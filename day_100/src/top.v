==> flow/design.v <==
`timescale 1ns / 1ps
module binary_to_bcd(
input wire clk,Rst_n,
 input [8:0] bin,
   output reg [15:0] bcd,
   output reg [3:0] ones,tens,hundreds
   );
integer i;
always @(posedge clk or negedge Rst_n) begin
    if (!Rst_n)begin
    bcd<=0;
    end else begin
    bcd=0;		 	
    for (i=0;i<9;i=i+1) begin					 
        if (bcd[3:0] >= 5) bcd[3:0] = bcd[3:0] + 3;		 
	if (bcd[7:4] >= 5) bcd[7:4] = bcd[7:4] + 3;
	if (bcd[11:8] >= 5) bcd[11:8] = bcd[11:8] + 3;
	if (bcd[15:12] >= 5) bcd[15:12] = bcd[15:12] + 3;
	bcd = {bcd[14:0],bin[8-i]};				 
	ones = bcd[3:0];
	tens = bcd[7:4];
	hundreds = bcd[11:8];
    end
end
end
endmodule
module seven_segment_decoder(
    input wire Clk,                  
    input wire [3:0] ones,           
    input wire [3:0] tens,           
    input wire [3:0] hundreds,       
    output reg [6:0] seg,            
    output reg [3:0] digit           
    );
    reg [3:0] current_digit;         
    reg [1:0] digit_select = 2'b00;  
    reg [19:0] refresh_counter = 0;  
    always @(posedge Clk) begin
        refresh_counter <= refresh_counter + 1;
        if (refresh_counter == 27000) begin
            refresh_counter <= 0;
            digit_select <= digit_select + 1;   
        end
    end
    always @(*) begin
        case (current_digit)
            4'd0: seg = 7'b0111111;  
            4'd1: seg = 7'b0000110;  
            4'd2: seg = 7'b1011011;  
            4'd3: seg = 7'b1001111;  
            4'd4: seg = 7'b1100110;  
            4'd5: seg = 7'b1101101;  
            4'd6: seg = 7'b1111101;  
            4'd7: seg = 7'b0000111;  
            4'd8: seg = 7'b1111111;  
            4'd9: seg = 7'b1101111;  
            default: seg = 7'b0000000;  
        endcase
    end
    always @(*) begin
        case (digit_select)
            2'b00: begin
                current_digit = 4'd0; 
                digit = 4'b0111;           
            end
            2'b01: begin
                current_digit = hundreds;  
                digit = 4'b1011;           
            end
            2'b10: begin
                current_digit = tens;      
                digit = 4'b1101;           
            end
            2'b11: begin
                current_digit = ones;      
                digit = 4'b1110;           
            end
            default: begin
                current_digit = 4'd0;      
                digit = 4'b1111;           
            end
        endcase
    end
endmodule
module top(input Clk,Rst_n,
input [7:0] bin,
output [6:0] seg,
output [3:0] digit
    );
    wire [3:0] ones_1,tens_1,hundreds_1; 
    binary_to_bcd BIN2BCD (.Rst_n(Rst_n),.clk(Clk),.bin({1'b0,bin}),.ones(ones_1),.tens(tens_1),.hundreds(hundreds_1));
    seven_segment_decoder sevDEC(.Clk(Clk),.ones(ones_1),.tens(tens_1),.hundreds(hundreds_1),.seg(seg),.digit(digit));
endmodule
From RTL to reports: top. What the tools print for top, step after step. Lines are those of the file above, counted from 1. Cell names lack the library's common part. Not given: --

Top: top. Clock port: Clk. Library: sky130hd. Library corner: tt_025C_1v80.

After elaboration. Source: Yosys, flattened and elaborated, memories not mapped. Widths are those after wreduce; folded enables and synchronous resets count as part of the registers. Registers that Yosys merges into a memory's read port (data or address) are not register bits. Print and check cells do not count. Equal cells are merged and count once. Memory sizes are those after Yosys's memory passes, which may raise the word count (mostly to a power of two), join words into wider ones and drop unused or constant bits.

Bits in registers: 34. The entry for bits in read-only memories reads 112. Memories kept: 1. Input bits: 10. The entry for output and inout bits reads 11. For elaborated cells the number is 69.

Add/sub/neg operators: 20. Magnitude comparators: 18. The entry for eq/ne operators reads 4. The entry for muxes and demuxes reads 20. Reductions and logical operators: 1.

Memory list: (name not given) (words 16, width 7, rd ports 1, wr ports 0, line 46) `case (current_digit)`.

Operator list (number): >= comparator 4 x 3 -> 1 bit with constant B (15); two-way mux 4 bit (12); adder 4 x 2 -> 4 bit with constant B (11); parallel mux 4 bit (select 4 bit) (2); adder 20 x 1 -> 20 bit with constant B (1); == test 20 x 15 -> 1 bit with constant B (1); two-way mux 3 bit (6); adder 3 x 2 -> 3 bit with constant B (4); adder 1 x 2 -> 3 bit with constant B (2); >= comparator 1 x 3 -> 1 bit with constant B (2); == test 2 bit with constant B (2); adder 1 x 2 -> 3 bit with constant A and B (1); >= comparator 1 x 3 -> 1 bit with constant A and B (1); adder 2 x 1 -> 2 bit with constant B (1); == test 2 x 1 -> 1 bit with constant B (1); logical NOT 2 bit (1).

Longest topological paths. Yosys ltp: most cells in a row. Word level: on the elaborated netlist, between registers, memories and ports. Mapped: between sequential cells and ports; inverters and the memories' decode and read muxes count.

Under depth after elaboration stands 14. ABC_AREA: 0. Depth in mapped cells: 24. Mapped depth without buffers: 24.

Synthesis result. Yosys stat after the flow's synthesis: flattened, memories mapped to cells. It holds for the ABC_AREA given above (unset counts as 0); a run with the other value may have another netlist. Totals and module areas in this step are rounded.

Cells by type: dfxtp_1 (number 20, total area 400.384 sq um); edfxtp_1 (number 12, total area 360.346 sq um); ha_1 (number 21, total area 262.752 sq um); xnor2_1 (number 16, total area 140.134 sq um); nor2_1 (number 36, total area 135.13 sq um); nand2_1 (number 24, total area 90.086 sq um); xor2_1 (number 9, total area 78.826 sq um); inv_1 (number 19, total area 71.318 sq um); nand3_1 (number 11, total area 55.053 sq um); a21o_1 (number 7, total area 52.55 sq um); nor2b_1 (number 8, total area 50.048 sq um); a21oi_1 (number 9, total area 45.043 sq um); o211ai_1 (number 6, total area 45.043 sq um); and3_1 (number 5, total area 31.28 sq um); o22ai_1 (number 5, total area 31.28 sq um); or2_2 (number 5, total area 31.28 sq um); a211oi_1 (number 4, total area 30.029 sq um); a222oi_1 (number 3, total area 30.029 sq um).

Not listed: further types 34, cells in them 62.

Standard cells after synthesis: 282. Under chip area (Yosys) stands 2400 sq um. The figure for sequential part of the area is 760 sq um. The entry for flip-flops reads 32.

By module: a second synthesis without flattening, with its own total; a netlist apart from the flattened one above.

The figure for cell total of the unflattened synthesis is 393. Area (unflattened synthesis): 3500 sq um.

Rows give one instance, submodules left out.

Modules: binary_to_bcd (instances 1, cells 252, area 2300 sq um, seq. area 610 sq um); seven_segment_decoder (instances 1, cells 140, area 1300 sq um, seq. area 460 sq um); top (instances 1, cells 1, area 3.8 sq um, seq. area 0.0 sq um).

Timing after synthesis. Source: OpenSTA report_checks on the synthesized netlist (no wires, ideal clock, input and output delay 20% of the period each), path of least setup slack; recovery checks are left aside. Register names are those of the netlist, which keeps one name where synthesis merged equal registers.

Path type: input to register. Start: in bin[5]. End: reg BIN2BCD.ones[3]. Under clock period stands 6.59 ns. Input delay: 1.318 ns. The entry for library setup time reads 0.135 ns. Launch time at the first pin: 1.318 ns. The figure for arrival is 5.372 ns. Data required time: 6.455 ns. Path slack: 1.083 ns. Path delay: 4.189 ns. Under stages stands 21. The entry for period reached after synthesis reads 5.507 ns.

"path delay" is the arrival time less input delay plus setup time. "stages": output pins that drive a net of the path, with the launching flip-flop's if there is one; two outputs of one cell count as two. "period reached after synthesis" is the clock period less the worst setup slack; recovery checks do not enter. This is arithmetic on one report: input and output delays are still those of the set period (20% each). The rows between start and end are the longest chain of elaborated cells between them; the timing report does not say that the signal goes this way. Where chains are equally long, one stands for them. A line is the first line of the expression or statement that the cell stems from. Yosys adds cells for indexed reads and writes and turns some case tables into memories.

Cells stage by stage: inv_1 > ha_1 > inv_1 > ha_1 > a21oi_1 > xnor2_1 > ha_1 > nor2b_1 > or4_1 > o2111a_1 > inv_1 > ha_1 > nor2b_1 > a222oi_1 > o22ai_1 > or3_4 > and2_4 > buf_6 > and3_1 > or4_1 > nand3_1. The figure for length of the longest elaborated chain is 10. The figure for elaborated cells on any way between the ends is 15. Under source lines of those cells stands 1.

Ends and longest elaborated chain, post-synthesis: from (decl) (line 86) `input [7:0] bin,`; adder 4 x 2 -> 4 bit (line 15) `if (bcd[3:0] >= 5) bcd[3:0] = bcd[3:0] + 3;`; two-way mux 4 bit (line 15); >= comparator 4 x 3 -> 1 bit (line 15); two-way mux 4 bit (line 15); >= comparator 4 x 3 -> 1 bit (line 15); two-way mux 4 bit (line 15); >= comparator 4 x 3 -> 1 bit (line 15); two-way mux 4 bit (line 15); adder 4 x 2 -> 4 bit (line 15); two-way mux 4 bit (line 15); to (assign) (line 20) `ones = bcd[3:0];`; to (decl) (line 6) `output reg [3:0] ones,tens,hundreds`.

Path in the finished layout. Path of least setup slack in the final report of run 1 (OpenROAD, finished layout, wires in). Where an end is a register, its clock arrival counts in the times.

Path type: input to register. Start: in bin[5]. End: reg BIN2BCD.ones[3]. Under clock period stands 5.58 ns. Input delay: 1.12 ns. The entry for library setup time reads 0.13 ns. Launch time at the first pin: 1.12 ns. The figure for arrival is 5.02 ns. Data required time: 5.73 ns. Path slack: 0.71 ns. Under stages stands 22.

The rows between start and end are the longest chain of elaborated cells between them; the timing report does not say that the signal goes this way. Where chains are equally long, one stands for them.

Cells stage by stage: buf_12 > clkinvlp_4 > ha_4 > inv_2 > ha_4 > a21oi_4 > xnor2_2 > ha_2 > nor2b_4 > or4_1 > o2111a_2 > inv_2 > ha_4 > nor2b_4 > a222oi_1 > o22ai_2 > or3_4 > and2_4 > buf_6 > and3_4 > or4_1 > nand3_1. The figure for length of the longest elaborated chain is 10. The figure for elaborated cells on any way between the ends is 15. Under source lines of those cells stands 1.

Ends and longest elaborated chain, after layout: from (decl) (line 86) `input [7:0] bin,`; adder 4 x 2 -> 4 bit (line 15) `if (bcd[3:0] >= 5) bcd[3:0] = bcd[3:0] + 3;`; two-way mux 4 bit (line 15); >= comparator 4 x 3 -> 1 bit (line 15); two-way mux 4 bit (line 15); >= comparator 4 x 3 -> 1 bit (line 15); two-way mux 4 bit (line 15); >= comparator 4 x 3 -> 1 bit (line 15); two-way mux 4 bit (line 15); adder 4 x 2 -> 4 bit (line 15); two-way mux 4 bit (line 15); to (assign) (line 20) `ones = bcd[3:0];`; to (decl) (line 6) `output reg [3:0] ones,tens,hundreds`.

==> results <==
Module top, platform sky130hd: 2 stored runs of the flow (Yosys, OpenROAD) with differing settings, in no particular order. Input and output delays are each 20% of the period that was set; the output load is 0.01 pF. "achieved clock period": clock period set for the run, less the worst setup slack. It is reckoned from that one timing run; input and output delays stay at 20% of the period that was set. "time on the worst setup path": the worst setup path's part of the clock period (all of it between registers, 20% less for each end at a port) less its slack. A launch clock that arrives late makes it longer, a capture clock that arrives late makes it shorter. "total power after layout" rests on the timing tool's default activity at the inputs, not on a simulated workload. The measured numbers are rounded.

Files of run 1:
==> flow/run.sh <==
#!/bin/bash
# the make line also repeats the synthesis and layout settings of config.mk as NAME=value (left out here)
make -C /OpenROAD-flow-scripts/flow DESIGN_CONFIG=/design/flow/config.mk WORK_HOME=/design/flow/orfs CLKGATE_MAP_FILE= finish
==> flow/config.mk <==
export PLATFORM = sky130hd
export DESIGN_NAME = top
export DESIGN_NICKNAME = top
export VERILOG_FILES = /design/flow/design.v
export SDC_FILE = /design/flow/constraint.sdc
export NUM_CORES = 4
export LEC_CHECK = 0
export CAP_MARGIN = 20
export CELL_PAD_IN_SITES_DETAIL_PLACEMENT = 0
export CELL_PAD_IN_SITES_GLOBAL_PLACEMENT = 2
export CORE_MARGIN = 2
export CORE_UTILIZATION = 47
export GPL_ROUTABILITY_DRIVEN = 0
export GPL_TIMING_DRIVEN = 0
export PLACE_DENSITY_LB_ADDON = 0.18
export SETUP_SLACK_MARGIN = 0.77
export SLEW_MARGIN = 20
==> flow/constraint.sdc <==
create_clock -name core_clock -period 5.58 [get_ports {Clk}]
set_input_delay 1.1160 -clock core_clock [delete_from_list [all_inputs] [get_ports {Clk}]]
set_output_delay 1.1160 -clock core_clock [all_outputs]
set_load 0.01 [all_outputs]

Results of run 1. For the smallest hold slack the run shows 0.46 ns. The sum of negative setup slack comes to 0.000 ns. The worst setup slack after layout stands at 0.71 ns. The measured achieved clock period is 4.868 ns. The standard-cell area after layout comes to 3,400 sq um. The area of the die is 5,700 sq um. The time on the worst setup path comes to 3.75 ns. Worst setup path type: input to register. The measured cell area after synthesis is 2,400 sq um. The total power after layout is 810 uW. The post-layout utilization is 68%.

Files of run 2:
==> flow/run.sh <==
#!/bin/bash
# the make line also repeats the synthesis and layout settings of config.mk as NAME=value (left out here)
make -C /OpenROAD-flow-scripts/flow DESIGN_CONFIG=/design/flow/config.mk WORK_HOME=/design/flow/orfs CLKGATE_MAP_FILE= finish
==> flow/config.mk <==
export PLATFORM = sky130hd
export DESIGN_NAME = top
export DESIGN_NICKNAME = top
export VERILOG_FILES = /design/flow/design.v
export SDC_FILE = /design/flow/constraint.sdc
export NUM_CORES = 4
export LEC_CHECK = 0
export CAP_MARGIN = 25
export CELL_PAD_IN_SITES_DETAIL_PLACEMENT = 0
export CORE_ASPECT_RATIO = 0.84
export CORE_MARGIN = 2
export CORE_UTILIZATION = 48
export MIN_ROUTING_LAYER = met1
export PLACE_DENSITY_LB_ADDON = 0.05
export SLEW_MARGIN = 20
==> flow/constraint.sdc <==
create_clock -name core_clock -period 6.77 [get_ports {Clk}]
set_input_delay 1.3540 -clock core_clock [delete_from_list [all_inputs] [get_ports {Clk}]]
set_output_delay 1.3540 -clock core_clock [all_outputs]
set_load 0.01 [all_outputs]

Results of run 2. For the smallest hold slack the run shows 0.47 ns. The sum of negative setup slack comes to 0.000 ns. The worst setup slack after layout stands at 0.58 ns. The measured achieved clock period is 6.186 ns. The standard-cell area after layout comes to 2,800 sq um. The area of the die is 5,600 sq um. The time on the worst setup path comes to 4.83 ns. Worst setup path type: input to register. The measured cell area after synthesis is 2,400 sq um. The total power after layout is 590 uW. The post-layout utilization is 59%.
